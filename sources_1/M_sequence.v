==> flow/design.v <==
module M_sequence
#(
  parameter DATA_WIDTH = 16
)(
  input MSEQ_clk ,
  input MSEQ_rst_n ,
  input [DATA_WIDTH-1:0] MSEQ_seed ,
  input [DATA_WIDTH-1:0] MSEQ_init_value ,
  output reg MSEQ_output 
);
wire xor_value  ;
reg [DATA_WIDTH-1:0] mseq_value = 0 , mseed_value = 0;
always @(posedge MSEQ_clk) begin: M_value
  if(!MSEQ_rst_n) begin
    mseed_value <= MSEQ_seed ;
    mseq_value[DATA_WIDTH-2:0] <= MSEQ_init_value[DATA_WIDTH-1:1] ;
    mseq_value[DATA_WIDTH-1] <= ^(MSEQ_init_value & MSEQ_seed) ;
  end else begin 
    mseq_value[DATA_WIDTH-2:0] <= mseq_value[DATA_WIDTH-1:1] ;
    mseq_value[DATA_WIDTH-1] <= xor_value;
  end
end
    assign xor_value = ^(mseq_value & mseed_value) ;
always @(posedge MSEQ_clk) begin: MOUT_value
  if(!MSEQ_rst_n) begin
    MSEQ_output <= MSEQ_init_value[0];
  end else begin 
    MSEQ_output <=  mseq_value[0];
  end
end
endmodule
Step by step through the tools: M_sequence
The steps from the RTL of M_sequence to its reports follow in flow order. Line numbers count from 1 in the design file above. Operators: Yosys type, input widths -> output width; for muxes data width and select width s. Cell names lack the library's common part. The mark -- stands for no value.

Design top: M_sequence. Clock port: MSEQ_clk. Cell library: sky130hd. Library corner: tt_025C_1v80.

After elaboration
Yosys after proc, flatten, opt, wreduce and memory -nomap, before mapping. Enables and synchronous resets that opt folds into registers are not counted as muxes. Memory bits, and registers merged into a memory's read port (data or address), are not among the register bits. Print and check cells are not counted. Equal cells are merged and count once.

For bits in registers the number is 33. For bits of input ports the number is 34. The entry for output and inout port bits reads 1. For word-level cells the number is 10.

The entry for reductions and logical operators reads 2. Bitwise operators: 2. The entry for multiplexer cells reads 3.

Operators by type and width (count): $and 16x16->16 (2); $reduce_xor 16->1 (2); $mux 15 (1); $mux 1 (2).

Depth
Longest topological path by Yosys (ltp), each cell counted once; first at word level (registers and memories cut), then after technology mapping (sequential cells cut; the memories' decode and read muxes count).

The figure for word-level depth is 3. For ABC_AREA the number is 1. The entry for mapped depth reads 12. Mapped depth without buffers: 12.

Netlist
Source: synth_stat.txt of the flow (Yosys; design flattened, memories mapped). It holds for the ABC_AREA given above (unset counts as 0); a run with the other value may have another netlist.

The entry for flip-flops reads 33. Under area of sequential cells stands 820.8 µm². The entry for synthesis area reads 1881.8 µm². Under mapped cells stands 287. Under buffers stands 3.

Cell types: nand2_1 (count 165, area in all 619.344 µm²); edfxtp_1 (count 16, area in all 480.461 µm²); dfxtp_1 (count 17, area in all 340.326 µm²); nand2_2 (count 28, area in all 175.168 µm²); nand3_1 (count 17, area in all 85.082 µm²); inv_2 (count 18, area in all 67.565 µm²); inv_1 (count 14, area in all 52.55 µm²); nor2_1 (count 5, area in all 18.768 µm²); nor2_2 (count 3, area in all 18.768 µm²); buf_6 (count 1, area in all 11.261 µm²); buf_2 (count 1, area in all 5.005 µm²); clkbuf_1 (count 1, area in all 3.754 µm²); clkinv_1 (count 1, area in all 3.754 µm²).

Worst setup path after synthesis
Path of least setup slack by OpenSTA after synthesis, without wires, with an ideal clock, recovery checks aside; 20% of the period is set as input and as output delay. Where synthesis merged equal registers, the netlist keeps one of their names.

Path type: input-to-reg. Start: in MSEQ_rst_n. End: reg mseed_value[0]. Under delay of the path stands 927 ps. The entry for arrival time reads 940 ps. Setup time: 349 ps. The entry for launch time at the first pin reads 362 ps. Under period stands 1810 ps. Under stages on the path stands 3. Under slack stands 521 ps. The figure for required time is 1461 ps. External input delay: 362 ps. The figure for buffers on the path is 2. The entry for synthesis period reached reads 1289 ps.

"delay of the path" = arrival - input delay + setup time. "stages on the path": output pins that drive a net of the path, with the launching flip-flop's if there is one; two outputs of one cell count as two. "synthesis period reached" is the clock period less the worst setup slack; recovery checks do not enter. This is arithmetic on one report: input and output delays are still those of the set period (20% each).

Cells stage by stage: buf_6 > clkinv_1 > buf_2. Under length of the longest elaborated chain stands 0. The figure for elaborated cells between the ends (all ways) is 0. The entry for RTL lines with such cells reads 0.

Ends and longest elaborated chain, post-synthesis: from (decl) (line 6) `input MSEQ_rst_n ,`; to (assign) (line 15) `mseed_value <= MSEQ_seed ;`; to (decl) (line 12) `reg [DATA_WIDTH-1:0] mseq_value = 0 , mseed_value = 0;`.

Worst path after layout
Path of least setup slack in the final report of run A (OpenROAD, finished layout, wires in). Where an end is a register, its clock arrival counts in the times. The path's times are printed in steps of 10 ps; the period is the one set.

Path type: reg-to-reg. Start: reg mseed_value[6]. End: reg mseq_value[15]. The entry for arrival time reads 1410 ps. Setup time: 100 ps. The figure for buffers on the path is 0. Under slack stands -200 ps. Under period stands 1020 ps. The figure for required time is 1210 ps. Under stages on the path stands 11. The entry for launch time at the first pin reads 290 ps.

The rows between start and end are the longest chain of elaborated cells between them; the timing report does not say that the signal goes this way. Where chains are equally long, one stands for them. A line is the first line of the expression or statement that the cell stems from. Yosys adds cells for indexed reads and writes and turns some case tables into memories.

Cells stage by stage: edfxtp_1 > nand2_1 > nand3_1 > nand2_2 > nor2_2 > nor2_2 > nand2_1 > nand2_1 > nand2_1 > nand3_1 > nand2_1. Under length of the longest elaborated chain stands 3. The figure for elaborated cells between the ends (all ways) is 3. The entry for RTL lines with such cells reads 2. Those cells by class: mux: 1; logic: 1; reduce/logical: 1.

Ends and longest elaborated chain, after layout: from (decl) (line 12) `reg [DATA_WIDTH-1:0] mseq_value = 0 , mseed_value = 0;`; from (assign) (line 15) `mseed_value <= MSEQ_seed ;`; $and 16x16->16 (line 23) `assign xor_value = ^(mseq_value & mseed_value) ;`; $reduce_xor 16->1 (line 23); $mux 1 (line 14) `if(!MSEQ_rst_n) begin`; to (assign) (line 17) `mseq_value[DATA_WIDTH-1] <= ^(MSEQ_init_value & MSEQ_seed) ;`; to (assign) (line 20) `mseq_value[DATA_WIDTH-1] <= xor_value;`; to (decl) (line 12).

Lab notebook: M_sequence

Measured results for M_sequence: 2 stored runs of the Yosys and OpenROAD flow on sky130hd. The settings differ; the order carries no meaning. The constraints put input and output delay at 20% of the set period each and load the outputs with 0.01 pF. "period reached" means the clock period less the worst setup slack. The figure is calculated, with input and output delays left at 20% of the set period. "worst setup path time" means the part of the period allowed to the worst setup path (the constraints hold back 20% at inputs and 20% at outputs) less its slack; where the path has registers, the arrival times of their clocks count too. By "power" is meant OpenSTA's value without simulated activity: inputs other than the clock are taken to toggle once in ten clock periods, and the tool carries that through the logic. "worst setup path time" is given in steps of 10 ps.

Files of run A:
==> flow/run.sh <==
#!/bin/bash
# the make line also repeats the synthesis and layout settings of config.mk as NAME=value (left out here)
make -C /OpenROAD-flow-scripts/flow DESIGN_CONFIG=/design/flow/config.mk WORK_HOME=/design/flow/orfs CLKGATE_MAP_FILE= finish
==> flow/config.mk <==
export PLATFORM = sky130hd
export DESIGN_NAME = M_sequence
export DESIGN_NICKNAME = M_sequence
export VERILOG_FILES = /design/flow/design.v
export SDC_FILE = /design/flow/constraint.sdc
export NUM_CORES = 4
export LEC_CHECK = 0
export ABC_AREA = 1
export CAP_MARGIN = 20
export CORE_MARGIN = 2
export CORE_UTILIZATION = 37
export CTS_CLUSTER_DIAMETER = 21
export MAX_ROUTING_LAYER = met4
export MIN_ROUTING_LAYER = met2
export PLACE_DENSITY = 0.38
export SLEW_MARGIN = 20
==> flow/constraint.sdc <==
create_clock -name core_clock -period 1.02 [get_ports {MSEQ_clk}]
set_input_delay 0.2040 -clock core_clock [delete_from_list [all_inputs] [get_ports {MSEQ_clk}]]
set_output_delay 0.2040 -clock core_clock [all_outputs]
set_load 0.01 [all_outputs]

Results of run A. The mapped cell area after synthesis is 1881.8 µm². The die size reads 5672.4 µm². For the utilization in the final report the run shows 0.519. The worst setup slack after layout stands at -202 ps. The post-route setup TNS is -202 ps. The measured worst hold slack is 164 ps. The power stands at 3.504 mW. The measured period reached is 1222 ps. The worst setup path time is 1220 ps. Kind of the worst setup path: reg-to-reg.

Files of run B:
==> flow/run.sh <==
#!/bin/bash
# the make line also repeats the synthesis and layout settings of config.mk as NAME=value (left out here)
make -C /OpenROAD-flow-scripts/flow DESIGN_CONFIG=/design/flow/config.mk WORK_HOME=/design/flow/orfs CLKGATE_MAP_FILE= finish
==> flow/config.mk <==
export PLATFORM = sky130hd
export DESIGN_NAME = M_sequence
export DESIGN_NICKNAME = M_sequence
export VERILOG_FILES = /design/flow/design.v
export SDC_FILE = /design/flow/constraint.sdc
export NUM_CORES = 4
export LEC_CHECK = 0
export CAP_MARGIN = 10
export CORE_MARGIN = 2
export CORE_UTILIZATION = 28
export GPL_ROUTABILITY_DRIVEN = 1
export HOLD_SLACK_MARGIN = 0.28
export MAX_ROUTING_LAYER = met5
export PLACE_DENSITY = 0.49
export SETUP_SLACK_MARGIN = 0.19
export SLEW_MARGIN = 35
==> flow/constraint.sdc <==
create_clock -name core_clock -period 1.2 [get_ports {MSEQ_clk}]
set_input_delay 0.2400 -clock core_clock [delete_from_list [all_inputs] [get_ports {MSEQ_clk}]]
set_output_delay 0.2400 -clock core_clock [all_outputs]
set_load 0.01 [all_outputs]

Results of run B. The mapped cell area after synthesis is 1432.6 µm². The die size reads 5704.8 µm². For the utilization in the final report the run shows 0.415. The worst setup slack after layout stands at -105 ps. The post-route setup TNS is -105 ps. The measured worst hold slack is 296 ps. The power stands at 2.909 mW. The measured period reached is 1305 ps. The worst setup path time is 1070 ps. Kind of the worst setup path: input-to-reg.
